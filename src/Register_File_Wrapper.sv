==> flow/design.v <==
module CP
#(
	parameter WIDTH = 32,
	parameter SELECTOR = 5
)
(
	input logic 	[SELECTOR-1:0] in,
	output logic 	[WIDTH-1:0] 	out
);
always_comb
	priority case(in)
		5'b00000	:	out = 32'b00000000_00000000_00000000_00000000;
		5'b00001	:	out = 32'b00000000_00000000_00000000_00000010;
		5'b00010	:	out = 32'b00000000_00000000_00000000_00000100;
		5'b00011	:	out = 32'b00000000_00000000_00000000_00001000;
		5'b00100	:	out = 32'b00000000_00000000_00000000_00010000;
		5'b00101	:	out = 32'b00000000_00000000_00000000_00100000;
		5'b00110	:	out = 32'b00000000_00000000_00000000_01000000;
		5'b00111	:	out = 32'b00000000_00000000_00000000_10000000;
		5'b01000	:	out = 32'b00000000_00000000_00000001_00000000;
		5'b01001	:	out = 32'b00000000_00000000_00000010_00000000;
		5'b01010	:	out = 32'b00000000_00000000_00000100_00000000;
		5'b01011	:	out = 32'b00000000_00000000_00001000_00000000;
		5'b01100	:	out = 32'b00000000_00000000_00010000_00000000;
		5'b01101	:	out = 32'b00000000_00000000_00100000_00000000;
		5'b01110	:	out = 32'b00000000_00000000_01000000_00000000;
		5'b01111	:	out = 32'b00000000_00000000_10000000_00000000;
		5'b10000	:	out = 32'b00000000_00000001_00000000_00000000;
		5'b10001	:	out = 32'b00000000_00000010_00000000_00000000;
		5'b10010	:	out = 32'b00000000_00000100_00000000_00000000;
		5'b10011	:	out = 32'b00000000_00001000_00000000_00000000;
		5'b10100	:	out = 32'b00000000_00010000_00000000_00000000;
		5'b10101	:	out = 32'b00000000_00100000_00000000_00000000;
		5'b10110	:	out = 32'b00000000_01000000_00000000_00000000;
		5'b10111	:	out = 32'b00000000_10000000_00000000_00000000;
		5'b11000	:	out = 32'b00000001_00000000_00000000_00000000;
		5'b11001	:	out = 32'b00000010_00000000_00000000_00000000;
		5'b11010	:	out = 32'b00000100_00000000_00000000_00000000;
		5'b11011	:	out = 32'b00001000_00000000_00000000_00000000;
		5'b11100	:	out = 32'b00010000_00000000_00000000_00000000;
		5'b11101	:	out = 32'b00100000_00000000_00000000_00000000;
		5'b11110	:	out = 32'b01000000_00000000_00000000_00000000;
		5'b11111	:	out = 32'b10000000_00000000_00000000_00000000;
	endcase
endmodule
module FF_D
#(
	parameter WIDTH = 32
)
(
	input logic 	[WIDTH-1:0]	d,
	input bit 						clk, rst, enable,
	output logic 	[WIDTH-1:0]	q
);
always@(posedge clk, negedge rst)
	begin
		if(!rst) begin
			q <= 0;
		end
		else if(enable) begin
			q <= d;
		end	
	end
endmodule
module FF_D_32
#(
	parameter WIDTH = 32
)
(
	input logic [WIDTH-1:0]					data, 
	input 		[WIDTH-1:0] 				and_i2,	 
	input bit									and_i1, 	 
	input bit 									clk, rst, 
	output logic [WIDTH-1:0][WIDTH-1:0] 	q
);
logic [WIDTH-1:0] and_o;	 
genvar i;
generate
	for (i = 0; i < 32; i++) begin: gen_flip_flops	
		FF_D FF_D_32 (
			.d(data),
			.clk(clk),
			.rst(rst),
			.enable(and_o[i]),
			.q(q[i])
		);
		and(
			and_o[i],
			and_i1,
			and_i2[i]
		);
	end
endgenerate
endmodule
module Mux_32
#(
	parameter WIDTH = 32,
	parameter SELECTOR = 5
)
(
	input 	[2**SELECTOR-1:0][WIDTH-1:0] 	data,
	input 	[SELECTOR-1:0]						select,
	output	[WIDTH-1:0] 						out
);
assign out = data[select];
endmodule 
module Register_File
#(
	parameter WIDTH = 32,
	parameter SELECTOR = 5
)
(
	input 						clk,
	input 						rst,
	input 						Reg_Write_i, 			 
	input [SELECTOR-1:0]		Read_Register_1_i, 	 
	input [SELECTOR-1:0]		Read_Register_2_i, 	 
	input [SELECTOR-1:0]		Write_Register_i,		 
	input [WIDTH-1:0]			Write_Data_i,			 
	output [WIDTH-1:0]		Read_Data_1_o,			 
	output [WIDTH-1:0]		Read_Data_2_o			 
);
logic [WIDTH-1:0][WIDTH-1:0] conection;
logic [WIDTH-1:0] cp_o;
CP CP(
	.in(Write_Register_i), 
	.out(cp_o)
);
FF_D_32 FF_D_32(
	.data(Write_Data_i), 
	.clk(clk), 
	.rst(rst), 
	.and_i1(Reg_Write_i), 
	.and_i2(cp_o), 
	.q(conection)
);
Mux_32 Read_data1(
	.select(Read_Register_1_i), 
	.data(conection),
	.out(Read_Data_1_o)
);
Mux_32 Read_data2(
	.select(Read_Register_2_i),
	.data(conection),
	.out(Read_Data_2_o)
);
endmodule 
module Register_File_Wrapper
#(
	parameter WIDTH = 32,
	parameter SELECTOR = 5
)
(
	input 						clk, 
	input 						rst, 
	input 						Reg_Write_i,
	input 	[SELECTOR-1:0]	Read_Register_1_i,
	input 	[SELECTOR-1:0]	Read_Register_2_i,
	input 	[SELECTOR-1:0]	Write_Register_i,
	input 	[WIDTH-1:0]		Write_Data_i,
	output 	[WIDTH-1:0]		Read_Data_1_o,
	output 	[WIDTH-1:0]		Read_Data_2_o
);
Register_File UUT(
	.clk(clk), 
	.rst(rst), 
	.Reg_Write_i(Reg_Write_i), 
	.Read_Register_1_i(Read_Register_1_i), 
	.Read_Register_2_i(Read_Register_2_i),
	.Write_Register_i(Write_Register_i), 
	.Write_Data_i(Write_Data_i), 
	.Read_Data_1_o(Read_Data_1_o), 
	.Read_Data_2_o(Read_Data_2_o) 
);
endmodule
# --- Step by step through the tools: Register_File_Wrapper ---
# What the tools print for Register_File_Wrapper, step after step.
# Lines are those of the file above, counted from 1.
inputs:
  top: "Register_File_Wrapper"
  clk_port: "clk"
  library: "sky130hd"
  lib_corner: "tt_025C_1v80"

# --- Elaborated design ---
# Yosys after proc, flatten, opt, wreduce and memory -nomap, before mapping. Enables and synchronous resets that opt folds into registers are not counted as muxes. Memory bits, and registers merged into a memory's read port (data or address), are not among the register bits. Print and check cells are not counted. Equal cells are merged and count once.
# Yosys's memory passes give these memory sizes; they may raise the number of words (mostly to a power of two), join words into wider ones and drop unused or constant bits.
word_totals:
  regBits: 1024
  mem_bits_ro: 992
  mem_count: 1
  wordCells: 67
mem_list:
  columns: ["memory", "size", "word_bits", "read_ports", "write_ports", "line", "rtl"]
  rows:
  - ["(name not given)", 32, 31, 1, 0, 11, "priority case(in)"]
op_classes:
  shift: 2
  n_logic: 32
ops:
  columns: ["cell", "n"]
  rows:
  - ["1024-bit by 11-bit indexed select with 32-bit output", 2]
  - ["1-bit bitwise AND", 31]
  - ["1-bit bitwise AND (second input constant)", 1]

# --- Depth ---
# Yosys ltp: most cells in a row. Word level: on the elaborated netlist, between registers, memories and ports. Mapped: between sequential cells and ports; inverters and the memories' decode and read muxes count.
depth:
  word_depth: 1
  abc_area: 0
  depth_mapped: 9

# --- Mapped cells and area ---
# Source: synth_stat.txt of the flow (Yosys; design flattened, memories mapped). It holds for the ABC_AREA given above (unset counts as 0); a run with the other value may have another netlist.
# Totals and module areas in this step are rounded.
by_type:
  columns: ["cell_type", "n", "area_total_um2"]
  rows:
  - ["sky130_fd_sc_hd__dfrtp_1", 992, 2.48E+04]
  - ["sky130_fd_sc_hd__mux2_2", 1056, 1.19E+04]
  - ["sky130_fd_sc_hd__mux4_2", 384, 8.65E+03]
  - ["sky130_fd_sc_hd__mux2i_1", 192, 1.92E+03]
  - ["sky130_fd_sc_hd__a22o_1", 192, 1.68E+03]
  - ["sky130_fd_sc_hd__clkbuf_1", 207, 776.995]
  - ["sky130_fd_sc_hd__a211oi_1", 64, 480.461]
  - ["sky130_fd_sc_hd__o31ai_1", 64, 480.461]
  - ["sky130_fd_sc_hd__buf_2", 90, 450.432]
  - ["sky130_fd_sc_hd__and2_1", 66, 412.896]
  - ["sky130_fd_sc_hd__o22ai_1", 64, 400.384]
  - ["sky130_fd_sc_hd__o21ai_1", 64, 320.307]
  - ["sky130_fd_sc_hd__buf_4", 34, 255.245]
  - ["sky130_fd_sc_hd__buf_1", 56, 210.202]
  - ["sky130_fd_sc_hd__buf_6", 10, 112.608]
  - ["sky130_fd_sc_hd__nor2_1", 19, 71.318]
  - ["sky130_fd_sc_hd__nand2_1", 18, 67.565]
  - ["sky130_fd_sc_hd__nor2b_1", 6, 37.536]
# Other cell types: 10; their cells: 19.
mapped:
  cell_count: 3597
  synth_area_um2: 53200
  sequential_area_um2: 24800
  ff_cells: 992
# By module: a second synthesis without flattening, with its own total; a netlist apart from the flattened one above.
unflattened:
  hier_cells: 4575
  hier_area_um2: 61300
# Each row is one instance without its submodules.
by_module:
  columns: ["module", "instances", "n_cells", "mod_area_um2"]
  rows:
  - ["FF_D", 32, 68, 1350]
  - ["Mux_32", 2, 1158, 8890]
  - ["FF_D_32", 1, 35, 255]
  - ["CP", 1, 48, 221]
  - ["Register_File", 1, 0, 0.0]
  - ["Register_File_Wrapper", 1, 0, 0.0]

# --- Timing after synthesis ---
# Path of least setup slack by OpenSTA after synthesis, without wires, with an ideal clock, recovery checks aside; 20% of the period is set as input and as output delay. Where synthesis merged equal registers, the netlist keeps one of their names.
synth_timing:
  path_type: "input to output"
  startpoint: "in Read_Register_1_i[0]"
  endpoint: "out Read_Data_1_o[10]"
  period_ns: 2.6
  output_delay_ns: 0.520
  t_first_pin_ns: 0.520
  arrival_time_ns: 2.074
  t_required_ns: 2.080
  setup_slack_ns: 0.006
  delay_ns: 1.554
  path_stages: 7
  period_less_setup_slack_ns: 2.594
# "delay_ns" = arrival - input delay + setup time.
# A path that ends at an output port has no setup time.
# "path_stages" counts driving pins, that of a launching flip-flop among them; a cell with two outputs on the path counts twice.
# "period_less_setup_slack_ns" = period - worst setup slack (recovery checks aside). The figure is calculated, with input and output delays left at 20% of the set period.
# Between the ends stands the longest chain of elaborated cells between them, by number of cells; it is not shown to be the way that was timed. Of several equally long chains one is given.
# Each line given opens the expression or statement behind the cell; cells for indexed reads and writes are added by Yosys, which also makes memories of some case tables.
synth_via:
  path_cell_list: "sky130_fd_sc_hd__buf_2 sky130_fd_sc_hd__buf_6 sky130_fd_sc_hd__buf_2 sky130_fd_sc_hd__mux4_2 sky130_fd_sc_hd__a22o_1 sky130_fd_sc_hd__o21ai_1 sky130_fd_sc_hd__o31ai_1"
  elab_chain_cells: 1
  cells_between: 1
  classes_between: "shift (1)"
synth_rtl:
  columns: ["item", "line", "rtl"]
  rows:
  - ["start, declared", 157, "input [SELECTOR-1:0] Read_Register_1_i,"]
  - ["1024-bit by 11-bit indexed select with 32-bit output", 105, "assign out = data[select];"]
  - ["end, declared", 161, "output [WIDTH-1:0] Read_Data_1_o,"]

# --- Timing after layout ---
# Path of least setup slack in the final report of flow run 1 (OpenROAD, finished layout, wires in). Where an end is a register, its clock arrival counts in the times.
layout_timing:
  path_type: "input to output"
  startpoint: "in Read_Register_2_i[0]"
  endpoint: "out Read_Data_2_o[17]"
  period_ns: 4.71
  output_delay_ns: 0.94
  t_first_pin_ns: 0.94
  arrival_time_ns: 3.11
  t_required_ns: 3.77
  setup_slack_ns: 0.66
  path_stages: 10
# Between the ends stands the longest chain of elaborated cells between them, by number of cells; it is not shown to be the way that was timed. Of several equally long chains one is given.
layout_via:
  path_cell_list: "sky130_fd_sc_hd__buf_16 sky130_fd_sc_hd__buf_16 sky130_fd_sc_hd__buf_16 sky130_fd_sc_hd__buf_6 sky130_fd_sc_hd__buf_6 sky130_fd_sc_hd__mux4_2 sky130_fd_sc_hd__a22o_4 sky130_fd_sc_hd__o21ai_4 sky130_fd_sc_hd__o31ai_4 sky130_fd_sc_hd__buf_2"
  elab_chain_cells: 1
  cells_between: 1
  classes_between: "shift (1)"
layout_rtl:
  columns: ["item", "line", "rtl"]
  rows:
  - ["start, declared", 158, "input [SELECTOR-1:0] Read_Register_2_i,"]
  - ["1024-bit by 11-bit indexed select with 32-bit output", 105, "assign out = data[select];"]
  - ["end, declared", 162, "output [WIDTH-1:0] Read_Data_2_o"]

# Settings and measured results of 2 stored flow runs for module Register_File_Wrapper (sky130hd), not sorted in any way. The constraints put input and output delay at 20% of the set period each and load the outputs with 0.01 pF.
# "achievedPeriod_ns" is the run's clock period less its worst setup slack. It is reckoned from that one timing run; input and output delays stay at 20% of the period that was set.
# "worst_path_ns" means the part of the period allowed to the worst setup path (the constraints hold back 20% at inputs and 20% at outputs) less its slack; where the path has registers, the arrival times of their clocks count too.
# By "power.total_mw" is meant OpenSTA's value without simulated activity: inputs other than the clock are taken to toggle once in ten clock periods, and the tool carries that through the logic.
# Measured values are rounded.
runs:
  - name: "flow run 1"
    settings:
      period_ns: 4.71
      CORE_UTILIZATION: 19
      SETUP_SLACK_MARGIN: 1.02
      PLACE_DENSITY: 0.65
      CORE_MARGIN: 2
      CELL_PAD_IN_SITES_DETAIL_PLACEMENT: 0
      ABC_AREA: 0
      GPL_TIMING_DRIVEN: 0
      CTS_CLUSTER_SIZE: 90
      CTS_CLUSTER_DIAMETER: 345
      SLEW_MARGIN: 30
      MIN_ROUTING_LAYER: "met2"
      MAX_ROUTING_LAYER: "met5"
      CAP_MARGIN: 20
    results:
      power.total_mw: 22.1
      achievedPeriod_ns: 4.049
      setup_worst_slack_ns: 0.661
      finish.stdcell_area_um2: 65400
      design_die_area_um2: 284000
      setupTns_ns: 0.000
      worst_path_ns: 2.17
      worstPathKind: "input to output"
      synth_chip_area_um2: 53200
      final_util_frac: 0.235
  - name: "flow run 2"
    settings:
      period_ns: 2.62
      CORE_UTILIZATION: 41
      CAP_MARGIN: 20
      CORE_MARGIN: 2
      SLEW_MARGIN: 20
    results:
      design_die_area_um2: 133000
      final_util_frac: 0.512
      finish.stdcell_area_um2: 66100
      worst_path_ns: 2.46
      worstPathKind: "register to output"
      setupTns_ns: -15.8
      power.total_mw: 47.1
      setup_worst_slack_ns: -0.364
      synth_chip_area_um2: 53200
      achievedPeriod_ns: 2.984
